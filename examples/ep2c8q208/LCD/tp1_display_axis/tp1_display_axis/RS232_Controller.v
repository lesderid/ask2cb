==> flow/design.v <==
module RS232_Controller(oDATA,iDATA,oTxD,oTxD_Busy,iTxD_Start,
						iRxD,oRxD_Ready,iCLK);
input [7:0] iDATA;
input iTxD_Start,iRxD,iCLK;
output [7:0] oDATA;
output oTxD,oTxD_Busy,oRxD_Ready;
async_receiver		u0	(	.clk(iCLK), .RxD(iRxD),
							.RxD_data_ready(oRxD_Ready),
						 	.RxD_data(oDATA));
async_transmitter	u1	(	.clk(iCLK), .TxD_start(iTxD_Start),
							.TxD_data(iDATA), .TxD(oTxD),
							.TxD_busy(oTxD_Busy));
endmodule
module async_receiver(clk, RxD, RxD_data_ready, RxD_data, RxD_endofpacket, RxD_idle);
input clk, RxD;
output RxD_data_ready;   
output [7:0] RxD_data;
parameter ClkFrequency = 50000000;  
parameter Baud = 115200;
output RxD_endofpacket;   
output RxD_idle;   
parameter Baud8 = Baud*8;
parameter Baud8GeneratorAccWidth = 16;
parameter Baud8GeneratorInc = ((Baud8<<(Baud8GeneratorAccWidth-7))+(ClkFrequency>>8))/(ClkFrequency>>7);
reg [Baud8GeneratorAccWidth:0] Baud8GeneratorAcc;
always @(posedge clk) Baud8GeneratorAcc <= Baud8GeneratorAcc[Baud8GeneratorAccWidth-1:0] + Baud8GeneratorInc;
wire Baud8Tick = Baud8GeneratorAcc[Baud8GeneratorAccWidth];
reg [1:0] RxD_sync_inv;
always @(posedge clk) if(Baud8Tick) RxD_sync_inv <= {RxD_sync_inv[0], ~RxD};
reg [1:0] RxD_cnt_inv;
reg RxD_bit_inv;
always @(posedge clk)
if(Baud8Tick)
begin
  if( RxD_sync_inv[1] && RxD_cnt_inv!=2'b11) RxD_cnt_inv <= RxD_cnt_inv + 1;
  else 
  if(~RxD_sync_inv[1] && RxD_cnt_inv!=2'b00) RxD_cnt_inv <= RxD_cnt_inv - 1;
  if(RxD_cnt_inv==2'b00) RxD_bit_inv <= 0;
  else
  if(RxD_cnt_inv==2'b11) RxD_bit_inv <= 1;
end
reg [3:0] state;
reg [3:0] bit_spacing;
wire next_bit = (bit_spacing==10);
always @(posedge clk)
if(state==0)
  bit_spacing <= 0;
else
if(Baud8Tick)
  bit_spacing <= {bit_spacing[2:0] + 1} | {bit_spacing[3], 3'b000};
always @(posedge clk)
if(Baud8Tick)
case(state)
  4'b0000: if(RxD_bit_inv) state <= 4'b1000;   
  4'b1000: if(next_bit) state <= 4'b1001;   
  4'b1001: if(next_bit) state <= 4'b1010;   
  4'b1010: if(next_bit) state <= 4'b1011;   
  4'b1011: if(next_bit) state <= 4'b1100;   
  4'b1100: if(next_bit) state <= 4'b1101;   
  4'b1101: if(next_bit) state <= 4'b1110;   
  4'b1110: if(next_bit) state <= 4'b1111;   
  4'b1111: if(next_bit) state <= 4'b0001;   
  4'b0001: if(next_bit) state <= 4'b0000;   
  default: state <= 4'b0000;
endcase
reg [7:0] RxD_data;
always @(posedge clk)
if(Baud8Tick && next_bit && state[3]) RxD_data <= {~RxD_bit_inv, RxD_data[7:1]};
reg RxD_data_ready, RxD_data_error;
always @(posedge clk)
begin
  RxD_data_ready <= (Baud8Tick && next_bit && state==4'b0001 && ~RxD_bit_inv);   
  RxD_data_error <= (Baud8Tick && next_bit && state==4'b0001 &&  RxD_bit_inv);   
end
reg [4:0] gap_count;
always @(posedge clk) if (state!=0) gap_count<=0; else if(Baud8Tick & ~gap_count[4]) gap_count <= gap_count + 1;
assign RxD_idle = gap_count[4];
reg RxD_endofpacket; always @(posedge clk) RxD_endofpacket <= Baud8Tick & (gap_count==15);
endmodule
module async_transmitter(clk, TxD_start, TxD_data, TxD, TxD_busy);
input clk, TxD_start;
input [7:0] TxD_data;
output TxD, TxD_busy;
parameter ClkFrequency = 50000000;  
parameter Baud = 115200;
parameter BaudGeneratorAccWidth = 16;
parameter BaudGeneratorInc = ((Baud<<(BaudGeneratorAccWidth-4))+(ClkFrequency>>5))/(ClkFrequency>>4);
reg [BaudGeneratorAccWidth:0] BaudGeneratorAcc;
wire BaudTick = BaudGeneratorAcc[BaudGeneratorAccWidth];
wire TxD_busy;
always @(posedge clk) if(TxD_busy) BaudGeneratorAcc <= BaudGeneratorAcc[BaudGeneratorAccWidth-1:0] + BaudGeneratorInc;
reg [3:0] state;
assign TxD_busy = (state!=0);
always @(posedge clk)
case(state)
  4'b0000: if(TxD_start) state <= 4'b0100;
  4'b0100: if(BaudTick) state <= 4'b1000;   
  4'b1000: if(BaudTick) state <= 4'b1001;   
  4'b1001: if(BaudTick) state <= 4'b1010;   
  4'b1010: if(BaudTick) state <= 4'b1011;   
  4'b1011: if(BaudTick) state <= 4'b1100;   
  4'b1100: if(BaudTick) state <= 4'b1101;   
  4'b1101: if(BaudTick) state <= 4'b1110;   
  4'b1110: if(BaudTick) state <= 4'b1111;   
  4'b1111: if(BaudTick) state <= 4'b0001;   
  4'b0001: if(BaudTick) state <= 4'b0010;   
  4'b0010: if(BaudTick) state <= 4'b0000;   
  default: if(BaudTick) state <= 4'b0000;
endcase
reg muxbit;
always @(state[2:0] or TxD_data)
case(state[2:0])
  0: muxbit <= TxD_data[0];
  1: muxbit <= TxD_data[1];
  2: muxbit <= TxD_data[2];
  3: muxbit <= TxD_data[3];
  4: muxbit <= TxD_data[4];
  5: muxbit <= TxD_data[5];
  6: muxbit <= TxD_data[6];
  7: muxbit <= TxD_data[7];
endcase
reg TxD;
always @(posedge clk) TxD <= (state<4) | (state[3] & muxbit);   
endmodule
# == Step by step through the tools: RS232_Controller ==
# Tool output for the design above, in the order of the flow.
# Line numbers count from 1 in the design file above.
# Cell names lack the library's common part.
# The mark n/a stands for no value.
# inputs
design,RS232_Controller
clk_port,iCLK
library,sky130hd
pvt_corner,tt_025C_1v80

# == Word level ==
# Yosys after proc, flatten, opt, wreduce and memory -nomap, before mapping. Memory bits, and registers merged into a memory's read port (data or address), are not among the register bits. Print and check cells are not counted. Equal cells are merged and count once.
# word_totals
reg_bits,61
inputBits,11
out_inout_bits,11
word_cells,120
# op_classes
muxes,28
addsub,5
equal,50
cmp,1
n_reduce_logical,19
bitwise,6
# op_table
cell,count
2-to-1 mux 4 bit,22
equality test 4 bit with constant B,17
case mux 4 bit (select 11 bit),1
!= test 2 x 1 -> 1 bit with constant B,20
case mux 4 bit (select 10 bit),1
adder 16 x 11 -> 17 bit with constant B,1
adder 16 x 8 -> 17 bit with constant B,1
AND reduction 12 bit,1
nonzero test 12 bit,1
equality test 3 bit with constant B,4
AND reduction 11 bit,1
equality test 4 x 1 -> 1 bit with constant B,2
zero test 4 bit,2
case mux 1 bit (select 8 bit),1
logical AND 1 bit,6
nonzero test 2 bit,3
equality test 3 x 2 -> 1 bit with constant B,2
!= test 2 bit with constant B,2
AND reduction 2 bit,2
adder 3 x 1 -> 4 bit with constant B,1
less-than comparator 4 x 3 -> 1 bit with constant B,1
equality test 4 x 3 -> 1 bit with constant B,1
OR 4 bit,1
nonzero test 4 bit,1
2-to-1 mux 2 bit,2
NOT 1 bit,3
equality test 3 x 1 -> 1 bit with constant B,1
zero test 3 bit,1
# Other operator kinds: 7; their cells: 7.

# == Logic depth ==
# Longest topological path by Yosys (ltp), each cell counted once; first at word level (registers and memories cut), then after technology mapping (sequential cells cut; the memories' decode and read muxes count).
# logic_depth
depth_word,4
ABC_AREA,0
depth_mapped,6
depth_no_buf,6

# == Netlist ==
# The flow's flattened synthesis, as Yosys stat reports it; memories are mapped. The netlist is that of the ABC_AREA named above (0 if unset); the other value can give another one.
# mapped
cell_count,216
buf_cells,6
synth_area_um2,2582.5
ff_cells,58
sequential_area_um2,1541.5
# types
type,count,area_total_um2
edfxtp_1,38,1.14E+03
dfxtp_1,20,400.384
xnor2_1,19,166.41
xor2_1,12,105.101
nand2_1,22,82.579
ha_1,6,75.072
nor2_1,16,60.058
inv_1,14,52.55
a21oi_1,9,45.043
mux4_2,2,45.043
nand4_1,6,37.536
nor4_2,2,25.024
o21ai_0,5,25.024
and2_1,3,18.768
and3_1,3,18.768
nand2b_1,3,18.768
buf_2,3,15.014
nor3_1,3,15.014
# Other cell types: 24; their cells: 30.
# By module: a second synthesis without flattening, with its own total; a netlist apart from the flattened one above.
# unflattened
cells_unflattened,243
hier_area_um2,2846.5
# Rows give one instance, submodules left out.
# by_module
mod,mod_area_um2,mod_seq_area_um2,n_cells,n_inst
async_receiver,1709.1,1011.0,151,1
async_transmitter,1137.3,650.6,92,1
RS232_Controller,0.0,0.0,0,1

# == Worst setup path after synthesis ==
# OpenSTA on the mapped netlist: ideal clock, no wires. The path of least setup slack (recovery checks aside). Input and output delay are each 20% of the period. Register names are those of the netlist, which keeps one name where synthesis merged equal registers.
# synth_timing
path_type,reg-to-reg
start,register u1.state[3]
end,register u1.state[0]
tclk_ns,2.16
t_first_pin_ns,0.000
path_buffers,1
driving_pins,5
arrival_ns,1.619
delay_ns,1.886
required_time_ns,1.893
setup_time_ns,0.267
setup_slack_ns,0.273
synth_period_reached_ns,1.887
# "delay_ns" is the arrival time less input delay plus setup time.
# "driving_pins" counts driving pins, that of a launching flip-flop among them; a cell with two outputs on the path counts twice.
# "synth_period_reached_ns" is the clock period less the worst setup slack; recovery checks do not enter. This is arithmetic on one report: input and output delays are still those of the set period (20% each).
# Between the ends stands the longest chain of elaborated cells between them, by number of cells; it is not shown to be the way that was timed. Of several equally long chains one is given.
# A line is the first line of the expression or statement that the cell stems from. Yosys adds cells for indexed reads and writes and turns some case tables into memories.
# A register here has more assigning lines than the two given.
# The path ends at the enable pin of a flip-flop; only ways to that pin are counted.
# synth_between
path_cell_list,edfxtp_1 > clkbuf_1 > nor3_2 > nand2b_1 > mux2_1
elab_chain_cells,3
cone_cells,24
lines_between,1
classes_between,eq/ne (21); reduce/logical (3)
# synth_lines
item,line_no,source
from (decl),92,reg [3:0] state;
from (assign),96,4'b0000: if(TxD_start) state <= 4'b0100;
from (assign),97,4'b0100: if(BaudTick) state <= 4'b1000;
zero test 4 bit,95,case(state)
nonzero test 12 bit,n/a,
AND reduction 12 bit,n/a,
to (assign),96,
to (assign),97,
to (decl),92,
# Some nets on the timed path still bear RTL names; the line given drives or declares the net.
# synth_named_nets
net,line_no,source
oTxD_Busy,93,assign TxD_busy = (state!=0);

# 2 stored runs of RS232_Controller in the flow (synthesis by Yosys, layout by OpenROAD, sky130hd cells), in arbitrary order. Constraints: input delay and output delay 20% of the set period each, output load 0.01 pF.
# Settings: . = not set for that run.
name,flow run 1,flow run 2
period_ns,1.3,1.95
CORE_UTILIZATION,65,56
SETUP_SLACK_MARGIN,0.36,.
PLACE_DENSITY_LB_ADDON,0.25,0.26
CORE_MARGIN,10,2
CELL_PAD_IN_SITES_GLOBAL_PLACEMENT,0,2
CTS_CLUSTER_SIZE,22,53
CTS_CLUSTER_DIAMETER,90,205
SLEW_MARGIN,15,20
MIN_ROUTING_LAYER,met1,.
CAP_MARGIN,20,20
HOLD_SLACK_MARGIN,.,-0.06
CORE_ASPECT_RATIO,.,0.5
TNS_END_PERCENT,.,100
GPL_TIMING_DRIVEN,.,0
GPL_ROUTABILITY_DRIVEN,.,0
# Flow run 1: no results, clock tree synthesis failed with DPL-0038
# Flow run 2: no results, placement failed with FLW-0024
